==> flow/design.v <==
`default_nettype none
`timescale 1ns / 1ps
`default_nettype none
`timescale 1ns / 1ps
module fixed_point_multiplier
#(
    parameter                                                           INTEGER_WIDTH = 3,
    parameter                                                           FRACTIONAL_WIDTH = 13
)
(
    input  wire signed             [INTEGER_WIDTH+FRACTIONAL_WIDTH-1:0] input_a,
    input  wire signed             [INTEGER_WIDTH+FRACTIONAL_WIDTH-1:0] input_b,
    output wire signed             [INTEGER_WIDTH+FRACTIONAL_WIDTH-1:0] output_prod
);
    reg signed                 [2*(INTEGER_WIDTH+FRACTIONAL_WIDTH)-1:0] product;
    assign output_prod[INTEGER_WIDTH+FRACTIONAL_WIDTH-1] = product[2*(INTEGER_WIDTH+FRACTIONAL_WIDTH)-1];
    assign output_prod[INTEGER_WIDTH+FRACTIONAL_WIDTH-2:0] = product[INTEGER_WIDTH+2*FRACTIONAL_WIDTH-2:FRACTIONAL_WIDTH];
    always@(*)
        product = input_a * input_b;
endmodule
module complex_multiplier
#(
    parameter                                                               INTEGER_WIDTH = 3,
    parameter                                                               FRACTIONAL_WIDTH = 13
)
(
    input  wire                                                             clk,
    input  wire                                                             rst_n,
    input  wire                                                             input_a_tvalid,
    output wire                                                             input_a_tready,
    input  wire                    [2*(INTEGER_WIDTH+FRACTIONAL_WIDTH)-1:0] input_a_tdata,
    input  wire                                                             input_b_tvalid,
    output wire                                                             input_b_tready,
    input  wire                    [2*(INTEGER_WIDTH+FRACTIONAL_WIDTH)-1:0] input_b_tdata,
    output reg                                                              output_prod_tvalid,
    input  wire                                                             output_prod_tready,
    output wire                    [2*(INTEGER_WIDTH+FRACTIONAL_WIDTH)-1:0] output_prod_tdata
);
    localparam                                                              MUL_STATE = 2'b00;
    localparam                                                              ADD_STATE = 2'b01;
    localparam                                                              WRITE_STATE = 2'b10;
    wire signed                        [INTEGER_WIDTH+FRACTIONAL_WIDTH-1:0] input_a_real;
    wire signed                        [INTEGER_WIDTH+FRACTIONAL_WIDTH-1:0] input_a_imag;
    wire signed                        [INTEGER_WIDTH+FRACTIONAL_WIDTH-1:0] input_b_real;
    wire signed                        [INTEGER_WIDTH+FRACTIONAL_WIDTH-1:0] input_b_imag;
    reg signed                         [INTEGER_WIDTH+FRACTIONAL_WIDTH-1:0] prod_real1;
    reg signed                         [INTEGER_WIDTH+FRACTIONAL_WIDTH-1:0] prod_real2;
    reg signed                         [INTEGER_WIDTH+FRACTIONAL_WIDTH-1:0] prod_imag1;
    reg signed                         [INTEGER_WIDTH+FRACTIONAL_WIDTH-1:0] prod_imag2;
    wire signed                        [INTEGER_WIDTH+FRACTIONAL_WIDTH-1:0] prod_real1_wire;
    wire signed                        [INTEGER_WIDTH+FRACTIONAL_WIDTH-1:0] prod_real2_wire;
    wire signed                        [INTEGER_WIDTH+FRACTIONAL_WIDTH-1:0] prod_imag1_wire;
    wire signed                        [INTEGER_WIDTH+FRACTIONAL_WIDTH-1:0] prod_imag2_wire;
    reg signed                         [INTEGER_WIDTH+FRACTIONAL_WIDTH-1:0] prod_real;
    reg signed                         [INTEGER_WIDTH+FRACTIONAL_WIDTH-1:0] prod_imag;
    wire                                                                    input_valid;
    reg                                                                     input_ready;
    reg                                                               [1:0] state;
    assign input_a_real = input_a_tdata[INTEGER_WIDTH+FRACTIONAL_WIDTH-1:0];
    assign input_a_imag = input_a_tdata[2*(INTEGER_WIDTH+FRACTIONAL_WIDTH)-1:INTEGER_WIDTH+FRACTIONAL_WIDTH];
    assign input_b_real = input_b_tdata[INTEGER_WIDTH+FRACTIONAL_WIDTH-1:0];
    assign input_b_imag = input_b_tdata[2*(INTEGER_WIDTH+FRACTIONAL_WIDTH)-1:INTEGER_WIDTH+FRACTIONAL_WIDTH];
    assign input_a_tready = rst_n & input_ready;
    assign input_b_tready = rst_n & input_ready;
    assign input_valid = input_a_tvalid & input_b_tvalid;
    assign output_prod_tdata[INTEGER_WIDTH+FRACTIONAL_WIDTH-1:0] = prod_real;
    assign output_prod_tdata[2*(INTEGER_WIDTH+FRACTIONAL_WIDTH)-1:INTEGER_WIDTH+FRACTIONAL_WIDTH] = prod_imag;
    always@(posedge clk)
    begin
        if(rst_n == 1'b0)
        begin
            output_prod_tvalid <= 1'b0;
            input_ready <= 1'b1;
            prod_real1 <=  'h0;
            prod_real2 <=  'h0;
            prod_imag1 <=  'h0;
            prod_imag2 <=  'h0;
            prod_real <=  'h0;
            prod_imag <=  'h0;
            state <= MUL_STATE;
        end
        else
        begin
            case(state)
                MUL_STATE  :    begin
                                    if(input_ready & input_valid)
                                    begin
                                        prod_real1 <= prod_real1_wire;
                                        prod_real2 <= prod_real2_wire;
                                        prod_imag1 <= prod_imag1_wire;
                                        prod_imag2 <= prod_imag2_wire;
                                        input_ready <= 1'b0;
                                        state <= ADD_STATE;
                                    end
                                    else
                                        state <= MUL_STATE;
                                end
                ADD_STATE   :   begin
                                    output_prod_tvalid <= 1'b1;
                                    prod_real <= prod_real1 - prod_real2;
                                    prod_imag <= prod_imag1 + prod_imag2;
                                    state <= WRITE_STATE;
                                end
                WRITE_STATE :   begin
                                    if(output_prod_tready == 1'b1)
                                    begin
                                        output_prod_tvalid <= 1'b0;
                                        input_ready <= 1'b1;
                                        state <= MUL_STATE;
                                    end
                                    else
                                        state <= WRITE_STATE;
                                end
            endcase
        end
    end
    fixed_point_multiplier
    #(
        .INTEGER_WIDTH                                                      (INTEGER_WIDTH),
        .FRACTIONAL_WIDTH                                                   (FRACTIONAL_WIDTH)
    )
    multiplier0
    (
        .input_a                                                            (input_a_real),
        .input_b                                                            (input_b_real),
        .output_prod                                                        (prod_real1_wire)
    );
    fixed_point_multiplier
    #(
        .INTEGER_WIDTH                                                      (INTEGER_WIDTH),
        .FRACTIONAL_WIDTH                                                   (FRACTIONAL_WIDTH)
    )
    multiplier1
    (
        .input_a                                                            (input_a_imag),
        .input_b                                                            (input_b_imag),
        .output_prod                                                        (prod_real2_wire)
    );
    fixed_point_multiplier
    #(
        .INTEGER_WIDTH                                                      (INTEGER_WIDTH),
        .FRACTIONAL_WIDTH                                                   (FRACTIONAL_WIDTH)
    )
    multiplier2
    (
        .input_a                                                            (input_a_real),
        .input_b                                                            (input_b_imag),
        .output_prod                                                        (prod_imag1_wire)
    );
    fixed_point_multiplier
    #(
        .INTEGER_WIDTH                                                      (INTEGER_WIDTH),
        .FRACTIONAL_WIDTH                                                   (FRACTIONAL_WIDTH)
    )
    multiplier3
    (
        .input_a                                                            (input_a_imag),
        .input_b                                                            (input_b_real),
        .output_prod                                                        (prod_imag2_wire)
    );
endmodule
# From RTL to reports: complex_multiplier
# Tool output for the design above, in the order of the flow.
# Line numbers count from 1 in the design file above.
# Operators carry their Yosys type and port widths (W data, S select, Z words).
# Library cell names are shortened.
# A cell with - has no value.
# setup
top,complex_multiplier
clock,clk
library,sky130hd
pvt_corner,tt_025C_1v80

# Word-level counts
# Source: Yosys, flattened and elaborated, memories not mapped. Widths are those after wreduce. Registers that Yosys merges into a memory's read port (data or address) are not register bits. Print and check cells do not count. Equal cells are merged and count once.
# word_totals
latchBits,0
output_inout_bits,35
rom_bits,0
ram_bits,0
input_bits,69
clocked_rd_ports_x_width,0
mem_count,0
reg_bits,100
# classes
compare,0
shift,0
mux,8
reduce_logical,7
addsub,2
div,0
n_eq,4
n_logic,3
multipliers,4
# op_table
operator,n
$mul A16 B16 Y32,4
$add A16 B16 Y16,1
$sub A16 B16 Y16,1
$pmux W2 S3,1
$ne A2 B2 Y1 const B,2
$reduce_and A2 Y1,2
$reduce_bool A2 Y1,2
$pmux W1 S2,2
$mux W1,4
$and A1 B1 Y1,3
$reduce_and A3 Y1,1
$reduce_bool A3 Y1,1
$eq A2 B1 Y1 const B,1
$eq A2 B2 Y1 const B,1
$logic_not A2 Y1,1
$mux W2,1

# Longest topological paths
# Depth = most cells in a row (Yosys ltp): at word level without a register or memory, in the mapped netlist without a sequential cell, where the memories' decode and read muxes count.
# logic_depth
depth_word,4
ABC_AREA,0
ltp_mapped,25
mapped_depth_nobuf,24

# Synthesis result
# The flow's flattened synthesis, as Yosys stat reports it; memories are mapped. The netlist is that of the ABC_AREA named above (0 if unset); the other value can give another one.
# types
cell_type,n,type_area_um2
fa_1,1046,2.09E+04
inv_1,1191,4.47E+03
ha_1,346,4.33E+03
and2_1,481,3.01E+03
nand2_1,588,2.21E+03
dfxtp_1,101,2.02E+03
clkbuf_1,213,799.517
xnor2_1,80,700.672
a21oi_1,97,485.466
nor2_1,123,461.693
o21ai_0,59,295.283
xor2_1,25,218.96
mux2i_1,19,190.182
a21o_1,21,157.651
nand2b_1,24,150.144
nor3_1,27,135.13
nand4_1,18,112.608
or3_1,18,112.608
# Other cell types: 56; their cells: 176.
# mapped
mapped_cells,4653
seqArea_mm2,0.0020219
mapped_area_mm2,0.0421492
ff_cells,101
buf_cells,218
# By module: a second synthesis without flattening, with its own total; a netlist apart from the flattened one above.
# unflattened
hier_cells,4849
hier_area_mm2,0.0432327
# Each row is one instance without its submodules.
# by_module
module,seq_area_mm2,cells,instances,area_mm2
fixed_point_multiplier,0,1058,4,0.0095679
complex_multiplier,0.0020219,617,1,0.004961

# Path before layout
# Path of least setup slack by OpenSTA after synthesis, without wires, with an ideal clock, recovery checks aside; 20% of the period is set as input and as output delay. Where synthesis merged equal registers, the netlist keeps one of their names.
# synth_path
kind,input -> register
startpoint,input input_a_tdata[15]
endpoint,register prod_real1[15]
n_path_buf,1
t_arrival_ns,6.585
t_first_pin_ns,1.296
path_delay_ns,5.425
input_delay_ns,1.296
tclk_ns,6.48
slack_ns,-0.241
stages,18
setup_time_ns,0.136
period_less_setup_slack_ns,6.721
# "path_delay_ns" = arrival - input delay + setup time.
# "stages": output pins that drive a net of the path, with the launching flip-flop's if there is one; two outputs of one cell count as two.
# "period_less_setup_slack_ns" = period - worst setup slack (recovery checks aside). The figure is calculated, with input and output delays left at 20% of the set period.
# Between the ends stands the longest chain of elaborated cells between them, by number of cells; it is not shown to be the way that was timed. Of several equally long chains one is given.
# A line is the first line of the expression or statement that the cell stems from. Yosys adds cells for indexed reads and writes and turns some case tables into memories.
# synth_via
path_cell_list,clkbuf_1 nand2_1 inv_1 fa_1 fa_1 fa_1 fa_1 fa_1 inv_1 fa_1 inv_1 ha_1 and4_1 nand4_1 a21oi_1 nor3_1 o41ai_1 o211ai_1
elab_chain_cells,1
cells_between,1
classes_between,1 x mul
# synth_rtl
element,line,rtl
from (decl),31,"input  wire                    [2*(INTEGER_WIDTH+FRACTIONAL_WIDTH)-1:0] input_a_tdata,"
$mul A16 B16 Y32,19,
to (assign),74,prod_real1 <=  'h0;
to (assign),88,prod_real1 <= prod_real1_wire;
to (decl),46,reg signed                         [INTEGER_WIDTH+FRACTIONAL_WIDTH-1:0] prod_real1;

# Timing after layout
# From the final timing report of flow run B: the path of least setup slack in the routed layout; clock arrival at registers is part of the times.
# layout_path
kind,input -> register
startpoint,input input_b_tdata[15]
endpoint,register prod_imag2[10]
stages,20
input_delay_ns,2.74
t_first_pin_ns,2.74
setup_time_ns,0.07
t_arrival_ns,9.61
slack_ns,4.42
tclk_ns,13.7
n_path_buf,3
# Between the ends stands the longest chain of elaborated cells between them, by number of cells; it is not shown to be the way that was timed. Of several equally long chains one is given.
# layout_via
path_cell_list,clkdlybuf4s50_1 buf_4 inv_1 buf_4 nor2_1 fa_1 fa_1 fa_1 fa_1 fa_1 inv_1 fa_1 inv_1 ha_1 nor2b_1 o311ai_1 a21oi_2 o31ai_2 nand3b_1 a21oi_1
elab_chain_cells,1
cells_between,1
classes_between,1 x mul
# layout_rtl
element,line,rtl
from (decl),34,"input  wire                    [2*(INTEGER_WIDTH+FRACTIONAL_WIDTH)-1:0] input_b_tdata,"
$mul A16 B16 Y32,19,
to (assign),77,prod_imag2 <=  'h0;
to (assign),91,prod_imag2 <= prod_imag2_wire;
to (decl),49,reg signed                         [INTEGER_WIDTH+FRACTIONAL_WIDTH-1:0] prod_imag2;

# Below are 2 stored runs of the flow (Yosys, OpenROAD; platform sky130hd) on complex_multiplier, each with its settings and what was measured, unordered. Constraints: input delay and output delay 20% of the set period each, output load 0.01 pF.
# "achievedPeriod_ns" = clock period - worst setup slack. The figure is calculated, with input and output delays left at 20% of the set period.
# A setting shown as -- is not set for that run.
# Results: -- = not shown.
name,flow run A,flow run B
period_ns,14.5,13.7
CORE_UTILIZATION,58,46
SETUP_SLACK_MARGIN,3.88,-1.25
HOLD_SLACK_MARGIN,0.3,--
CORE_ASPECT_RATIO,2.0,0.74
CORE_MARGIN,2,2
CELL_PAD_IN_SITES_GLOBAL_PLACEMENT,2,--
CELL_PAD_IN_SITES_DETAIL_PLACEMENT,2,--
GPL_ROUTABILITY_DRIVEN,0,1
CAP_MARGIN,20,20
SLEW_MARGIN,20,20
CTS_CLUSTER_SIZE,--,78
CTS_CLUSTER_DIAMETER,--,88
MIN_ROUTING_LAYER,--,met2
MAX_ROUTING_LAYER,--,met4
finalCellArea_mm2,--,0.0446753
achievedPeriod_ns,--,9.283
setupTns_ns,--,0.000
dieArea_mm2,--,0.0940942
final_hold_ws_ns,--,0.455
ws_setup_ns,--,4.417
post_synth_area_mm2,--,0.0421492
# Flow run A: incomplete, placement halted on DPL-0033
